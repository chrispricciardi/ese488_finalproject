==> flow/design.v <==
module sram_output(
clk,
we,
d,
address,
q
);
input clk;	
input we;		 
input signed [15:0] d; 	 
input [5:0] address;	 
output reg signed [15:0] q; 	 
reg signed [15:0] mem [0:9];  
always @(posedge clk)
begin 
	if (we == 1)begin 
	mem[address] <= d; 
	end else if(we == 0)begin 
	q <= mem[address]; 
	end 
end
endmodule
# [Tool chain data of sram_output]
# The steps from the RTL of sram_output to its reports follow in flow order.
# Lines are those of the file above, counted from 1.
# Operators: Yosys type, input widths -> output width; for muxes data width and select width s.
# Library cell names are shortened.
# The mark - stands for no value.
[setup] design="sram_output" clock="clk" library="sky130hd" corner="tt_025C_1v80"

# [Word-level counts]
# Counts by Yosys on the flattened word-level netlist (proc, flatten, opt, wreduce; memories kept). Register bits leave out memories and registers merged into their read ports (data or address); mux counts leave out enables and synchronous resets folded into registers. Print and check cells are left out. Cells with the same type and inputs are merged into one.
# Memory sizes are those after Yosys's memory passes, which may raise the word count (mostly to a power of two), join words into wider ones and drop unused or constant bits.
[bits] clocked_rd_ports_x_width=16 reg_bits=0 out_inout_bits=16 word_cells=5 ramBits=160 mem_count=1
[classes] muxes=3 n_reduce_logical=1
[mem_list] memory="mem" words=10 word_bits=16 rd=1 write_ports=1 line=13 text="reg signed [15:0] mem [0:9];"
[op_table] operator="$mux 16" count=1
[op_table] operator="$mux 4" count=1
[op_table] operator="$logic_not 1->1" count=1
[op_table] operator="$mux 1" count=1

# [Logic depth]
# Yosys ltp: most cells in a row. Word level: on the elaborated netlist, between registers, memories and ports. Mapped: between sequential cells and ports; inverters and the memories' decode and read muxes count.
[logic_depth] depth_word=1 abc_area=0 ltp_mapped=6 ltp_nobuf=3

# [Mapped cells and area]
# Source: synth_stat.txt of the flow (Yosys; design flattened, memories mapped). It holds for the ABC_AREA given above (unset counts as 0); a run with the other value may have another netlist.
# The area totals of this step are shown rounded.
[types] cell_type="edfxtp_1" count=176 type_area_um2=5.29E+03
[types] cell_type="mux2_2" count=48 type_area_um2=540.518
[types] cell_type="mux4_2" count=11 type_area_um2=247.738
[types] cell_type="a22oi_1" count=32 type_area_um2=240.23
[types] cell_type="mux4_1" count=5 type_area_um2=131.376
[types] cell_type="nand2_1" count=18 type_area_um2=67.565
[types] cell_type="buf_2" count=10 type_area_um2=50.048
[types] cell_type="buf_6" count=4 type_area_um2=45.043
[types] cell_type="nor2_1" count=8 type_area_um2=30.029
[types] cell_type="buf_12" count=1 type_area_um2=20.019
[types] cell_type="nand3b_1" count=2 type_area_um2=15.014
[types] cell_type="nor3_1" count=3 type_area_um2=15.014
[types] cell_type="nand2b_1" count=2 type_area_um2=12.512
[types] cell_type="nor3b_2" count=1 type_area_um2=12.512
[types] cell_type="and3b_1" count=1 type_area_um2=8.758
[types] cell_type="buf_1" count=1 type_area_um2=3.754
[types] cell_type="clkbuf_1" count=1 type_area_um2=3.754
[types] cell_type="inv_1" count=1 type_area_um2=3.754
[mapped] mapped_area_um2=6733 ff_cells=176 stdcells=325

# [Timing after synthesis]
# Source: OpenSTA report_checks on the synthesized netlist (no wires, ideal clock, input and output delay 20% of the period each), path of least setup slack; recovery checks are left aside. Register names are those of the netlist, which keeps one name where synthesis merged equal registers.
[synth_timing] kind="input port to flip-flop" startpoint="input port address[3]" endpoint="memory mem[0][0]" delay_ns=2.151 period_ns=3.19 t_arrival_ns=2.380 required_time_ns=2.781 slack_ns=0.401 stages=4 input_delay_ns=0.638 synth_period_reached_ns=2.789
# "delay_ns" = arrival - input delay + setup time.
# "stages" counts driving pins, that of a launching flip-flop among them; a cell with two outputs on the path counts twice.
# "synth_period_reached_ns" is the clock period less the worst setup slack; recovery checks do not enter. This is arithmetic on one report: input and output delays are still those of the set period (20% each).
# Between the ends stands the longest chain of elaborated cells between them, by number of cells; it is not shown to be the way that was timed. Of several equally long chains one is given.
# Each line given opens the expression or statement behind the cell; cells for indexed reads and writes are added by Yosys, which also makes memories of some case tables.
[synth_via] path_cell_list="buf_2 > nor2_1 > nand2_1 > nor3_1" elab_chain_len=1 cone_cells=1 lines_between=1
[synth_lines] element="from (decl)" line=11 text="input [5:0] address;"
[synth_lines] element="$mux 4" line=16 text="if (we == 1)begin"
[synth_lines] element="to (decl)" line=13 text="reg signed [15:0] mem [0:9];"

# [Path in the finished layout]
# Path of least setup slack in the final report of run 1 (OpenROAD, finished layout, wires in). Where an end is a register, its clock arrival counts in the times.
[layout_timing] kind="input port to flip-flop" startpoint="input port address[1]" endpoint="register q[7]" input_delay_ns=0.67 required_time_ns=3.63 slack_ns=0.95 period_ns=3.34 t_arrival_ns=2.67 stages=4
[layout_via] path_cell_list="clkdlybuf4s50_1 > and3b_1 > a22oi_1 > nand2_1"
[layout_lines] element="from (decl)" line=11 text="input [5:0] address;"
[layout_lines] element="to (decl)" line=12 text="output reg signed [15:0] q;"
# No chain of elaborated cells between the ends is given.

# Below are 2 stored runs of the flow (Yosys, OpenROAD; platform sky130hd) on sram_output, each with its settings and what was measured, unordered. Constraints: input delay and output delay 20% of the set period each, output load 0.01 pF.
# "timing.achieved_period_ns": clock period set for the run, less the worst setup slack. It is reckoned from that one timing run; input and output delays stay at 20% of the period that was set.
# "timing.worst_path_ns" = time allowed to the worst setup path (clock period - input delay - output delay, where it has them) - its slack; a late launch clock adds to it, a late capture clock takes from it.
# "totalPower_w": no workload was simulated; the value follows from the tool's default switching activity.
# The measured numbers are rounded.
run="run 1" settings period_ns=3.34 CORE_UTILIZATION=59 CAP_MARGIN=20 CORE_MARGIN=2 SLEW_MARGIN=20
run="run 1" results synthesis_area_um2=6733 design.die.area_um2=12280 post_route_stdcell_area_um2=7963 final_util_pct=70.6 final_setup_ws_ns=0.953 setupTns_ns=0.000 holdWs_ns=0.655 totalPower_w=0.004639 timing.achieved_period_ns=2.387 timing.worst_path_ns=1.72 worst_path_kind="input port to flip-flop"
run="run 2" settings period_ns=2.78 CORE_UTILIZATION=27 PLACE_DENSITY=0.36 CORE_MARGIN=8 CELL_PAD_IN_SITES_GLOBAL_PLACEMENT=3 GPL_TIMING_DRIVEN=0 CTS_CLUSTER_DIAMETER=223 CAP_MARGIN=20 SLEW_MARGIN=20
run="run 2" results synthesis_area_um2=6733 design.die.area_um2=30240 post_route_stdcell_area_um2=8382 final_util_pct=34.4 final_setup_ws_ns=0.175 setupTns_ns=0.000 holdWs_ns=0.661 totalPower_w=0.005929 timing.achieved_period_ns=2.605 timing.worst_path_ns=2.05 worst_path_kind="input port to flip-flop"
